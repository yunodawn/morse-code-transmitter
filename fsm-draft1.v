==> flow/design.v <==
module part5(KEY, SW, LEDR);
input[0:0]KEY;
input[1:0]SW;
output[9:0]LEDR;
wire [8:0]pstate;
FSM pleasework(KEY[0], SW[0], SW[1], LEDR[9], LEDR[8:0]); 
endmodule
module FSM(clk, reset, w, z, pstate);
input clk, reset, w;
output reg z;
output reg[8:0]pstate;  
parameter A = 9'b000000000;
parameter B = 9'b000000011;
parameter C = 9'b000000101;
parameter D = 9'b000001001;
parameter E = 9'b000010001;
parameter F = 9'b000100001;
parameter G = 9'b001000001;
parameter H = 9'b010000001;
parameter I = 9'b100000001;
reg[8:0] nstate;  
always@(*) begin 
case(pstate)
	A: begin
	if (w == 1)
	nstate <= F;
	else
	nstate <= B;
	end
	B: begin
	if (w == 1)
	nstate <= F;
	else
	nstate <= C;
	end
	C: begin
	if (w == 1)
	nstate <= F;
	else
	nstate <= D;
	end
	D: begin
	if (w == 1)
	nstate <= F;
	else
	nstate <= E;
	end
	E: begin
	if (w == 1)
	nstate <= F;
	else
	nstate <= E;
	end
	F: begin
	if (w == 1)
	nstate <= G;
	else
	nstate <= B;
	end
	G: begin
	if (w == 1)
	nstate <= H;
	else
	nstate <= B;
	end
	H: begin
	if (w == 1)
	nstate <= I;
	else
	nstate <= B;
	end
	I: begin
	if (w == 1)
	nstate <= I;
	else
	nstate <= B;
	end
default:
	begin
	nstate <= A;
	end
endcase
end
always @(posedge clk or negedge reset) begin  
  if (!reset) 
    pstate <= A;  
  else
    pstate <= nstate; 
 end
always @(*) 
	begin
    z = (pstate == I) | (pstate == E);
	end 
	endmodule 
# Tool chain data of part5

The steps from the RTL of part5 to its reports follow in flow order.
Lines are those of the file above, counted from 1.
Operators: Yosys type, input widths -> output width; for muxes data width and select width s.
The mark -- stands for no value.

Top module: part5
Clock port: KEY
Cell library: sky130hd
Library corner: tt_025C_1v80

# Word level

Source: Yosys, flattened and elaborated, memories not mapped. Widths are those after wreduce; folded enables and synchronous resets count as part of the registers. Registers that Yosys merges into a memory's read port (data or address) are not register bits. Print and check cells do not count. Equal cells are merged and count once.

Eq/ne operators: 8
Bitwise operators: 1
Reductions and logical operators: 3
Muxes and demuxes: 8

Operators by type and width:

| cell               | count |
| $pmux 9 s7         | 1 |
| $mux 6             | 4 |
| $eq 9x2->1 const B | 1 |
| $eq 9x3->1 const B | 1 |
| $eq 9x4->1 const B | 1 |
| $eq 9x5->1 const B | 1 |
| $eq 9x6->1 const B | 1 |
| $eq 9x7->1 const B | 1 |
| $eq 9x8->1 const B | 1 |
| $eq 9x9->1 const B | 1 |
| $logic_not 9->1    | 1 |
| $mux 9             | 1 |
| $mux 8             | 1 |
| $mux 7             | 1 |
| $reduce_or 2->1    | 2 |
| $or 1x1->1         | 1 |

Register bits: 9
Output and inout port bits: 10
Bits of input ports: 3
Word-level cells: 21

# Depth

Longest topological path by Yosys (ltp), each cell counted once; first at word level (registers and memories cut), then after technology mapping (sequential cells cut; the memories' decode and read muxes count).

Depth after elaboration: 3
ABC_AREA: 0
Gate-level depth with buffers: 5
Gate-level depth less buffers: 4

# Mapped cells and area

Source: synth_stat.txt of the flow (Yosys; design flattened, memories mapped). It holds for the ABC_AREA given above (unset counts as 0); a run with the other value may have another netlist.

Synthesis area: 554.3 sq um
Mapped cells: 53
Buffer cells: 4
Mapped flip-flops: 9
Sequential area: 225.2 sq um

Cells by type:

| type                       | count | total area (sq um) |
| sky130_fd_sc_hd__dfrtp_1   | 9     | 225.216 |
| sky130_fd_sc_hd__xor2_1    | 4     | 35.034 |
| sky130_fd_sc_hd__nor4b_2   | 2     | 30.029 |
| sky130_fd_sc_hd__nor4_2    | 2     | 25.024 |
| sky130_fd_sc_hd__nor2_1    | 5     | 18.768 |
| sky130_fd_sc_hd__nor4b_1   | 2     | 17.517 |
| sky130_fd_sc_hd__buf_4     | 2     | 15.014 |
| sky130_fd_sc_hd__nand3_1   | 3     | 15.014 |
| sky130_fd_sc_hd__inv_1     | 3     | 11.261 |
| sky130_fd_sc_hd__nand3b_2  | 1     | 11.261 |
| sky130_fd_sc_hd__nand4bb_1 | 1     | 11.261 |
| sky130_fd_sc_hd__nor2_4    | 1     | 11.261 |
| sky130_fd_sc_hd__o2111a_1  | 1     | 11.261 |
| sky130_fd_sc_hd__mux2i_1   | 1     | 10.01 |
| sky130_fd_sc_hd__nor3_1    | 2     | 10.01 |
| sky130_fd_sc_hd__a211o_1   | 1     | 8.758 |
| sky130_fd_sc_hd__nand2b_2  | 1     | 8.758 |
| sky130_fd_sc_hd__o221ai_1  | 1     | 8.758 |

Not listed: further types 11, cells in them 11.
The figures by module come from a second, unflattened synthesis with its own total; it is not the netlist above.

Cells (unflattened synthesis): 46
Area total of the unflattened synthesis: 506.7 sq um

Rows give one instance, submodules left out.

By module:

| module | instances | area (sq um) | sequential area (sq um) | cells |
| FSM    | 1         | 506.7        | 225.2                   | 46 |
| part5  | 1         | 0.0          | 0.0                     | 0 |

# Path before layout

Source: OpenSTA report_checks on the synthesized netlist (no wires, ideal clock, input and output delay 20% of the period each), path of least setup slack; recovery checks are left aside. Register names are those of the netlist, which keeps one name where synthesis merged equal registers.

Kind: reg-to-output
From: register pleasework.pstate[3]
To: output port LEDR[9]
Path delay: 1.105 ns
External output delay: 0.274 ns
Path slack: -0.009 ns
Buffers on the path: 1
Data required time: 1.096 ns
Time at the first pin: 0.000 ns
Arrival: 1.105 ns
Clock period: 1.37 ns
Stages: 6
Period reached after synthesis: 1.379 ns

"path delay" is the arrival time less input delay plus setup time.
A path that ends at an output port has no setup time.
"stages" counts driving pins, that of a launching flip-flop among them; a cell with two outputs on the path counts twice.
"period reached after synthesis" = period - worst setup slack (recovery checks aside). The figure is calculated, with input and output delays left at 20% of the set period.
Between the ends stands the longest chain of elaborated cells between them, by number of cells; it is not shown to be the way that was timed. Of several equally long chains one is given.
A line is the first line of the expression or statement that the cell stems from. Yosys adds cells for indexed reads and writes and turns some case tables into memories.

Path through: sky130_fd_sc_hd__dfrtp_1 sky130_fd_sc_hd__or2_4 sky130_fd_sc_hd__nor2_4 sky130_fd_sc_hd__nand3_1 sky130_fd_sc_hd__nor2_1 sky130_fd_sc_hd__buf_4
Cells in the longest elaborated chain: 2
Elaborated cells on any way between the ends: 3
Those cells by class: eq/ne: 2; logic: 1

RTL lines, path after synthesis:

| element       | RTL line | source |
| from (decl)   | 11       | `output reg[8:0]pstate;` |
| from (assign) | 86       | `pstate <= A;` |
| from (assign) | 88       | `pstate <= nstate;` |
| $eq 9x9->1    | 92       | `z = (pstate == I) \| (pstate == E);` |
| $or 1x1->1    | 92       |  |
| to (decl)     | 4        | `output[9:0]LEDR;` |

Some nets on the timed path still bear RTL names; the line given drives or declares the net.

Nets with RTL names, path after synthesis:

| signal       | RTL line |
| pleasework.z | 92 |

# Path in the finished layout

From the final timing report of run 1: the path of least setup slack in the routed layout; clock arrival at registers is part of the times.

Kind: reg-to-output
From: register pleasework.pstate[3]
To: output port LEDR[9]
Arrival: 1.29 ns
External output delay: 0.30 ns
Clock period: 1.5 ns
Data required time: 1.20 ns
Path slack: -0.09 ns
Stages: 6
Time at the first pin: 0.26 ns
Buffers on the path: 1

Between the ends stands the longest chain of elaborated cells between them, by number of cells; it is not shown to be the way that was timed. Of several equally long chains one is given.

Path through: sky130_fd_sc_hd__dfrtp_1 sky130_fd_sc_hd__or2_4 sky130_fd_sc_hd__nor2_4 sky130_fd_sc_hd__nand3_1 sky130_fd_sc_hd__nor2_1 sky130_fd_sc_hd__buf_2
Cells in the longest elaborated chain: 2
Elaborated cells on any way between the ends: 3
Those cells by class: eq/ne: 2; logic: 1

RTL lines, path post-layout:

| element       | RTL line | source |
| from (decl)   | 11       | `output reg[8:0]pstate;` |
| from (assign) | 86       | `pstate <= A;` |
| from (assign) | 88       | `pstate <= nstate;` |
| $eq 9x9->1    | 92       | `z = (pstate == I) \| (pstate == E);` |
| $or 1x1->1    | 92       |  |
| to (decl)     | 4        | `output[9:0]LEDR;` |

==> results <==
2 stored runs of part5 in the flow (synthesis by Yosys, layout by OpenROAD, sky130hd cells), in arbitrary order. Constraints: input delay and output delay 20% of the set period each, output load 0.01 pF.
By "clock period achieved" is meant the clock period of the run minus its worst setup slack. This is arithmetic on one report: input and output delays are still those of the set period (20% each).
"time used up by the worst setup path" = time allowed to the worst setup path (clock period - input delay - output delay, where it has them) - its slack; a late launch clock adds to it, a late capture clock takes from it.
"power" is the tool's figure for a default switching activity; nothing was simulated.
A setting shown as n/a is not set for that run.

| name                                           | run 1         | run 2         |
| period_ns                                      | 1.5           | 1.08          |
| SETUP_SLACK_MARGIN                             | -0.03         | 0.29          |
| CAP_MARGIN                                     | 20            | 20            |
| CORE_MARGIN                                    | 2             | 2             |
| CORE_UTILIZATION                               | 40            | 32            |
| SLEW_MARGIN                                    | 20            | 20            |
| CELL_PAD_IN_SITES_GLOBAL_PLACEMENT             | n/a           | 3             |
| ABC_AREA                                       | n/a           | 0             |
| CTS_CLUSTER_SIZE                               | n/a           | 63            |
| MIN_ROUTING_LAYER                              | n/a           | met1          |
| MAX_ROUTING_LAYER                              | n/a           | met5          |
| power (mW)                                     | 1.255         | 2.384         |
| standard-cell area of the final layout (sq um) | 800.8         | 1102.3        |
| Yosys chip area after synthesis (sq um)        | 554.3         | 554.3         |
| die outline area (sq um)                       | 1699.5        | 2081.2        |
| time used up by the worst setup path (ns)      | 1.29          | 1.33          |
| worst setup path kind                          | reg-to-output | reg-to-output |
| clock period achieved (ns)                     | 1.587         | 1.548         |
| worst setup slack after layout (ns)            | -0.087        | -0.468        |
| setup total negative slack (ns)                | -0.087        | -3.482        |
| utilization after routing (%)                  | 61.5          | 66.0          |
